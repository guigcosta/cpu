==> flow/design.v <==
module RAM_instrucoes (end_linha, end_coluna, clock, saida);
parameter tamanho = 40;  
input [10:0] end_linha;
input [10:0] end_coluna;
input clock;
output reg [31:0] saida;
integer firstclock = 0;
reg [31:0] ram_instrucoes[tamanho-1:0][tamanho-1:0]; 
always @ (posedge clock) begin
	if(firstclock == 0)begin
		ram_instrucoes[0][0] <= 32'b11010000000000000000000000000000; 
		ram_instrucoes[0][1] <= 32'b11010000000000000000000000000000; 
		ram_instrucoes[0][2] <= 32'b11000000010000000000000000000000; 
		ram_instrucoes[0][3] <= 32'b11001000010000000000000000000000; 
		ram_instrucoes[0][4] <= 32'b10001000010000100000000000000000; 
		ram_instrucoes[0][5] <= 32'b10110000000111100000000000000000; 
		ram_instrucoes[0][6] <= 32'b00010000010000100111000000000000; 
		ram_instrucoes[0][7] <= 32'b10110000000110000000000000000000; 
		ram_instrucoes[0][8] <= 32'b10100000000110000000000000000000; 
		ram_instrucoes[0][9] <= 32'b00000010110101001001000000000000; 
		ram_instrucoes[0][10] <= 32'b00010000010000101000000000000000; 
		ram_instrucoes[0][11] <= 32'b10110000000111000000000000000000; 
		ram_instrucoes[0][12] <= 32'b00000010010101001011000000000000; 
		ram_instrucoes[0][13] <= 32'b00010000010000101000000000000000; 
		ram_instrucoes[0][14] <= 32'b10110000000110000000000000000000; 
		ram_instrucoes[0][15] <= 32'b00000010100101101001000000000000; 
		ram_instrucoes[0][16] <= 32'b00010000010000101000000000000000; 
		ram_instrucoes[0][17] <= 32'b10110000000110100000000000000000; 
		ram_instrucoes[0][18] <= 32'b10010000001000000000000000000000; 
		ram_instrucoes[0][19] <= 32'b11001010010000000000000000000010; 
		ram_instrucoes[0][20] <= 32'b10000010010000000000000000000001; 
		ram_instrucoes[0][21] <= 32'b01110000100000000000000000000001; 
		ram_instrucoes[0][22] <= 32'b11001000100000000000000000000001; 
		ram_instrucoes[0][23] <= 32'b11011000000000000000000000000000; 
		ram_instrucoes[0][24] <= 32'b11001010100000000000000000000010; 
		ram_instrucoes[0][25] <= 32'b10000010100000000000000000000001; 
		ram_instrucoes[0][26] <= 32'b01110000100000000000000000000001; 
		ram_instrucoes[0][27] <= 32'b11001000100000000000000000000001; 
		ram_instrucoes[0][28] <= 32'b11011000000000000000000000000000; 
		ram_instrucoes[0][29] <= 32'b11001010110000000000000000000010; 
		ram_instrucoes[0][30] <= 32'b10000010110000000000000000000001; 
		ram_instrucoes[0][31] <= 32'b01110000100000000000000000000001; 
		ram_instrucoes[0][32] <= 32'b11001000100000000000000000000001; 
		ram_instrucoes[0][33] <= 32'b11011000000000000000000000000000; 
		ram_instrucoes[0][34] <= 32'b11001000000000000000000000000010; 
		ram_instrucoes[0][35] <= 32'b10000000000000000000000000000001; 
		ram_instrucoes[0][36] <= 32'b01110000100000000000000000000001; 
		ram_instrucoes[0][37] <= 32'b11001000100000000000000000000001; 
		ram_instrucoes[0][38] <= 32'b11011000000000000000000000000000; 
		firstclock <= 1;
	end
end
always @(end_linha or end_coluna) begin
	saida <= ram_instrucoes[end_linha][end_coluna];
end
endmodule
# From RTL to reports: RAM_instrucoes
# The steps from the RTL of RAM_instrucoes to its reports follow in flow order.
# Line numbers count from 1 in the design file above.
# Operators: Yosys type, input widths -> output width; for muxes data width and select width s.
# A cell with n/a has no value.
# setup
top	RAM_instrucoes
clock	clock
lib	sky130hd
pvt_corner	tt_025C_1v80

# Word level
# Counts by Yosys on the flattened word-level netlist (proc, flatten, opt, wreduce). Print and check cells are left out. Cells with the same type and inputs are merged into one.
# bits
ff_bits	0
input_bits	23
elab_cells	1611
output_inout_bits	32
# op_classes
add_sub_neg	3
n_eq	1599
muxes	1
n_mul	1
reduce_logical	7
# op_table
cell	count
$pmux 32 s1587	1
$eq 11x11->1 const B	576
$eq 11x10->1 const B	512
$eq 11x9->1 const B	256
$eq 11x8->1 const B	128
$eq 11x7->1 const B	64
$eq 11x6->1 const B	32
$eq 11x5->1 const B	16
$mul 32x3->8 const B	1
$eq 11x4->1 const B	8
$eq 11x3->1 const B	4
$eq 11x2->1 const B	2
$reduce_or 4->1	3
$sub 6x11->12 const A	1
$eq 11x1->1 const B	1
$add 11x11->11	1
$logic_not 11->1	1
$sub 6x11->11 const A	1
$reduce_or 2->1	2
$reduce_or 3->1	1

# Logic depth
# Yosys ltp: most cells in a row. Word level: on the elaborated netlist, between registers, memories and ports. Mapped: between sequential cells and ports; inverters and the memories' decode and read muxes count.
# depth
ltp_word	6
ABC_AREA	1
depth_mapped	26
depth_no_buf	26

# Mapped cells and area
# The flow's flattened synthesis, as Yosys stat reports it; memories are mapped. The netlist is that of the ABC_AREA named above (0 if unset); the other value can give another one.
# The area totals of this step are shown rounded.
# mapped
synth_area_mm2	0.0017
n_buf	13
stdcells	286
ff_cells	0
seq_area_mm2	0
# by_type
type	count	area_total_um2
sky130_fd_sc_hd__ha_1	22	275.264
sky130_fd_sc_hd__inv_1	64	240.23
sky130_fd_sc_hd__nand2_1	53	198.941
sky130_fd_sc_hd__nor2_1	29	108.854
sky130_fd_sc_hd__buf_4	13	97.594
sky130_fd_sc_hd__nand3_1	16	80.077
sky130_fd_sc_hd__a21oi_1	13	65.062
sky130_fd_sc_hd__nor2_2	8	50.048
sky130_fd_sc_hd__nand4_1	7	43.792
sky130_fd_sc_hd__nand4_4	2	42.541
sky130_fd_sc_hd__fa_1	2	40.038
sky130_fd_sc_hd__nand3_2	4	40.038
sky130_fd_sc_hd__nand3_4	2	35.034
sky130_fd_sc_hd__xor2_1	4	35.034
sky130_fd_sc_hd__nand2_2	5	31.28
sky130_fd_sc_hd__nor3_1	5	25.024
sky130_fd_sc_hd__o21ai_0	5	25.024
sky130_fd_sc_hd__nand2_4	2	22.522
# Other cell types: 22; their cells: 30.

# Timing after synthesis
# Source: OpenSTA report_checks on the synthesized netlist (no wires, ideal clock, input and output delay 20% of the period each), path of least setup slack; recovery checks are left aside. Register names are those of the netlist, which keeps one name where synthesis merged equal registers.
# synth_timing
path_type	in2out
startpoint	in end_linha[3]
endpoint	out saida[0]
setup_slack_ns	2.956
required_time_ns	8.160
t_arrival_ns	5.204
path_delay_ns	3.164
path_stages	19
output_delay_ns	2.040
input_delay_ns	2.040
t_first_pin_ns	2.040
path_buffers	0
tclk_ns	10.2
synth_period_reached_ns	7.244
# "path_delay_ns" = arrival - input delay + setup time.
# At an output port there is no setup time.
# "path_stages" counts driving pins, that of a launching flip-flop among them; a cell with two outputs on the path counts twice.
# "synth_period_reached_ns" is the clock period less the worst setup slack; recovery checks do not enter. This is arithmetic on one report: input and output delays are still those of the set period (20% each).
# The rows between start and end are the longest chain of elaborated cells between them; the timing report does not say that the signal goes this way. Where chains are equally long, one stands for them.
# A line is the first line of the expression or statement that the cell stems from. Yosys adds cells for indexed reads and writes and turns some case tables into memories.
# synth_between
path_cell_list	sky130_fd_sc_hd__inv_1 > sky130_fd_sc_hd__ha_1 > sky130_fd_sc_hd__ha_1 > sky130_fd_sc_hd__inv_1 > sky130_fd_sc_hd__fa_1 > sky130_fd_sc_hd__inv_1 > sky130_fd_sc_hd__ha_1 > sky130_fd_sc_hd__ha_1 > sky130_fd_sc_hd__a21oi_2 > sky130_fd_sc_hd__o21ai_1 > sky130_fd_sc_hd__or2_4 > sky130_fd_sc_hd__nand3b_4 > sky130_fd_sc_hd__nand4_4 > sky130_fd_sc_hd__nor2_2 > sky130_fd_sc_hd__a21oi_4 > sky130_fd_sc_hd__nand2_4 > sky130_fd_sc_hd__nor2_2 > sky130_fd_sc_hd__nand2_1 > sky130_fd_sc_hd__nand2_1
elab_chain_cells	6
cells_between	1610
cone_lines	1
classes_between	add/sub: 2; mul: 1; eq/ne: 1599; mux: 1; reduce/logical: 7
# synth_rtl
item	line_no	text
from (decl)	3	input [10:0] end_linha;
$sub 6x11->12	54	saida <= ram_instrucoes[end_linha][end_coluna];
$mul 32x3->8	54
$add 11x11->11	54
$eq 11x11->1	54
$reduce_or 2->1	n/a
$pmux 32 s1587	54
to (decl)	6	output reg [31:0] saida;
# Nets of the timed path that keep an RTL name, with a line that drives or declares them; the list need not be complete.
# synth_named_nets
signal	line_no
saida[15]	54

# Top module RAM_instrucoes; platform sky130hd; tools Yosys and OpenROAD; 2 stored runs in no particular order. Input and output delays are each 20% of the period that was set; the output load is 0.01 pF.
# A setting shown as - is not set for that run.
run	period_ns	CORE_UTILIZATION	SETUP_SLACK_MARGIN	PLACE_DENSITY_LB_ADDON	CORE_MARGIN	CELL_PAD_IN_SITES_DETAIL_PLACEMENT	TNS_END_PERCENT	ABC_AREA	CTS_CLUSTER_DIAMETER	SLEW_MARGIN	CAP_MARGIN	CELL_PAD_IN_SITES_GLOBAL_PLACEMENT	GPL_ROUTABILITY_DRIVEN	CTS_CLUSTER_SIZE
record 1	7.72	66	1.39	0.26	10	0	5	1	272	15	20	-	-	-
record 2	5.98	42	1.65	0.16	2	-	-	1	237	20	25	2	1	50
# Record 1: no results, clock tree synthesis failed with DPL-0038
# Record 2: no results, placement failed with FLW-0024
